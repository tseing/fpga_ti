==> flow/design.v <==
module cnt(
    input           clk,
    input           rst_n,
    output          sink_sop,
    output          sink_eop,
    output          sink_valid
);
reg [22:0]  count;
reg         sop;
reg         eop;
reg         valid;
assign sink_sop = sop;
assign sink_eop = eop;
assign sink_valid = valid;
always @(posedge clk or negedge rst_n) begin
    if(!rst_n) begin
        eop <= 1'b0;
        sop <= 1'b0;
        valid <= 1'b0;
        count <= 22'b0;
    end
    else begin
        count <= count + 22'b1;                  
        if(count==22'b1)
            sop <= 1'b1;
        else
            sop <= 1'b0;
        if(count==22'd2500001)                     
            eop <= 1'b1;
        else
            eop <= 1'b0;
        if(count>=22'd1 & count <=22'd2500000)
            valid <= 1'b1;
        else
            valid <= 1'b0;
    end
end
endmodule
* Step by step through the tools: cnt *
The steps from the RTL of cnt to its reports follow in flow order.
Lines are those of the file above, counted from 1.
The mark n/a stands for no value.

inputs
  top = cnt
  clock input = clk
  library = sky130hd
  library corner = tt_025C_1v80

* Word-level counts *
Counts by Yosys on the flattened word-level netlist (proc, flatten, opt, wreduce; memories kept). Register bits leave out memories and registers merged into their read ports (data or address); mux counts leave out enables and synchronous resets folded into registers. Print and check cells are left out. Cells with the same type and inputs are merged into one.

bit counts
  input bits = 2
  word-level cells = 13
  register bits after elaboration = 26

operators by class
  bitwise operators = 1
  mux-type cells = 3
  $lt $le $gt $ge = 2
  $add $sub $neg = 1
  eq/ne operators = 2

operators by type and width
  cell                                                                 count
  adder 23 x 1 -> 23 bit (second input constant)                       1
  greater-or-equal comparator 23 x 1 -> 1 bit (second input constant)  1
  equality test 23 x 1 -> 1 bit (second input constant)                1
  less-or-equal comparator 23 x 22 -> 1 bit (second input constant)    1
  equality test 23 x 22 -> 1 bit (second input constant)               1
  2-to-1 mux 1 bit                                                     3
  bitwise AND 1 bit                                                    1

* Depth *
Depth = most cells in a row (Yosys ltp): at word level without a register or memory, in the mapped netlist without a sequential cell, where the memories' decode and read muxes count.

depth
  depth in word-level cells = 3
  ABC_AREA = 0
  depth in mapped cells = 6

* After synthesis *
Yosys stat after the flow's synthesis: flattened, memories mapped to cells. It holds for the ABC_AREA given above (unset counts as 0); a run with the other value may have another netlist.
The area totals of this step are shown rounded.

synthesis totals
  buffers = 1
  cell area after synthesis = 1,280 sq um
  mapped cells = 118
  mapped flip-flops = 26

cells by type
  cell type                  count  total area (sq um)
  sky130_fd_sc_hd__dfrtp_1   26     650.624
  sky130_fd_sc_hd__xnor2_1   16     140.134
  sky130_fd_sc_hd__nand3_1   12     60.058
  sky130_fd_sc_hd__nand2_1   13     48.797
  sky130_fd_sc_hd__xor2_1    5      43.792
  sky130_fd_sc_hd__nor4_4    2      42.541
  sky130_fd_sc_hd__ha_1      3      37.536
  sky130_fd_sc_hd__and3_1    5      31.28
  sky130_fd_sc_hd__nor3_1    6      30.029
  sky130_fd_sc_hd__nor4_1    4      25.024
  sky130_fd_sc_hd__nand4_1   3      18.768
  sky130_fd_sc_hd__and4_1    2      17.517
  sky130_fd_sc_hd__nor2_1    4      15.014
  sky130_fd_sc_hd__o211ai_1  2      15.014
  sky130_fd_sc_hd__nand4_2   1      12.512
  sky130_fd_sc_hd__inv_1     3      11.261
  sky130_fd_sc_hd__a21oi_1   2      10.01
  sky130_fd_sc_hd__nand3_2   1      10.01

Not listed: further types 8, cells in them 8.

* Timing after synthesis *
OpenSTA on the mapped netlist: ideal clock, no wires. The path of least setup slack (recovery checks aside). Input and output delay are each 20% of the period. Register names are those of the netlist, which keeps one name where synthesis merged equal registers.

path after synthesis
  path kind = register -> register
  from = reg count[12]
  to = reg valid
  data arrival time = 1.361 ns
  path delay = 1.456 ns
  setup time = 0.095 ns
  buffers on the path = 1
  path slack = 0.174 ns
  time at the first pin = 0.000 ns
  clock period = 1.63 ns
  stages on the path = 6
  synthesis period reached = 1.456 ns

"path delay" is the arrival time less input delay plus setup time.
"stages on the path": output pins that drive a net of the path, with the launching flip-flop's if there is one; two outputs of one cell count as two.
"synthesis period reached" = period - worst setup slack (recovery checks aside). The figure is calculated, with input and output delays left at 20% of the set period.
Between the ends stands the longest chain of elaborated cells between them, by number of cells; it is not shown to be the way that was timed. Of several equally long chains one is given.
A line is the first line of the expression or statement that the cell stems from. Yosys adds cells for indexed reads and writes and turns some case tables into memories.
A register here has more assigning lines than the two given.

on the way, after synthesis
  cells stage by stage = sky130_fd_sc_hd__dfrtp_1 -> sky130_fd_sc_hd__buf_2 -> sky130_fd_sc_hd__nor4_1 -> sky130_fd_sc_hd__nand2_1 -> sky130_fd_sc_hd__or4b_1 -> sky130_fd_sc_hd__o31ai_1
  cells in the longest elaborated chain = 3
  elaborated cells on any way between the ends = 4
  source lines of those cells = 1

RTL lines, path after synthesis
  element                                      line  source
  start: declaration                           8     reg [22:0]  count;
  start: assignment                            20    count <= 22'b0;
  start: assignment                            23    count <= count + 22'b1;
  greater-or-equal comparator 23 x 1 -> 1 bit  32    if(count>=22'd1 & count <=22'd2500000)
  bitwise AND 1 bit                            32
  2-to-1 mux 1 bit                             32
  end: assignment                              33    valid <= 1'b1;
  end: assignment                              35    valid <= 1'b0;
  end: declaration                             11    reg         valid;

* Path in the finished layout *
From the final timing report of job 1: the path of least setup slack in the routed layout; clock arrival at registers is part of the times.

path after layout
  path kind = register -> register
  from = reg count[0]
  to = reg valid
  path slack = -0.59 ns
  stages on the path = 7
  data arrival time = 1.81 ns
  buffers on the path = 1
  setup time = 0.10 ns
  clock period = 1.0 ns
  time at the first pin = 0.32 ns

Between the ends stands the longest chain of elaborated cells between them, by number of cells; it is not shown to be the way that was timed. Of several equally long chains one is given.
A register here has more assigning lines than the two given.

on the way, after layout
  cells stage by stage = sky130_fd_sc_hd__dfrtp_2 -> sky130_fd_sc_hd__buf_4 -> sky130_fd_sc_hd__ha_1 -> sky130_fd_sc_hd__nor3_1 -> sky130_fd_sc_hd__nand3_1 -> sky130_fd_sc_hd__nor3_1 -> sky130_fd_sc_hd__o31ai_1
  cells in the longest elaborated chain = 3
  elaborated cells on any way between the ends = 4
  source lines of those cells = 1

RTL lines, path after layout
  element                                      line  source
  start: declaration                           8     reg [22:0]  count;
  start: assignment                            20    count <= 22'b0;
  start: assignment                            23    count <= count + 22'b1;
  greater-or-equal comparator 23 x 1 -> 1 bit  32    if(count>=22'd1 & count <=22'd2500000)
  bitwise AND 1 bit                            32
  2-to-1 mux 1 bit                             32
  end: assignment                              33    valid <= 1'b1;
  end: assignment                              35    valid <= 1'b0;
  end: declaration                             11    reg         valid;

Design cnt on sky130hd. What follows are 2 stored runs of the flow, each under its own settings; their order means nothing. The constraints put input and output delay at 20% of the set period each and load the outputs with 0.01 pF.
"total design power" is the tool's figure for a default switching activity; nothing was simulated.
Measured values are rounded.
Among the settings, n/a means not set for that run.

name                                            job 1   job 2
period_ns                                       1.0     1.0
CORE_UTILIZATION                                48      40
SETUP_SLACK_MARGIN                              0.03    n/a
PLACE_DENSITY                                   0.89    n/a
ABC_AREA                                        0       n/a
CTS_CLUSTER_DIAMETER                            150     n/a
CAP_MARGIN                                      20      20
CORE_MARGIN                                     2       2
SLEW_MARGIN                                     20      20
area of the synthesized netlist (sq um)         1,280   1,280
area inside the die boundary (sq um)            3,100   3,670
standard-cell area of the final layout (sq um)  1,980   2,000
worst setup slack after layout (ns)             -0.588  -0.574
total negative slack (ns)                       -8.82   -8.19
total design power (uW)                         1,620   1,570
utilization after routing (%)                   79.0    65.6
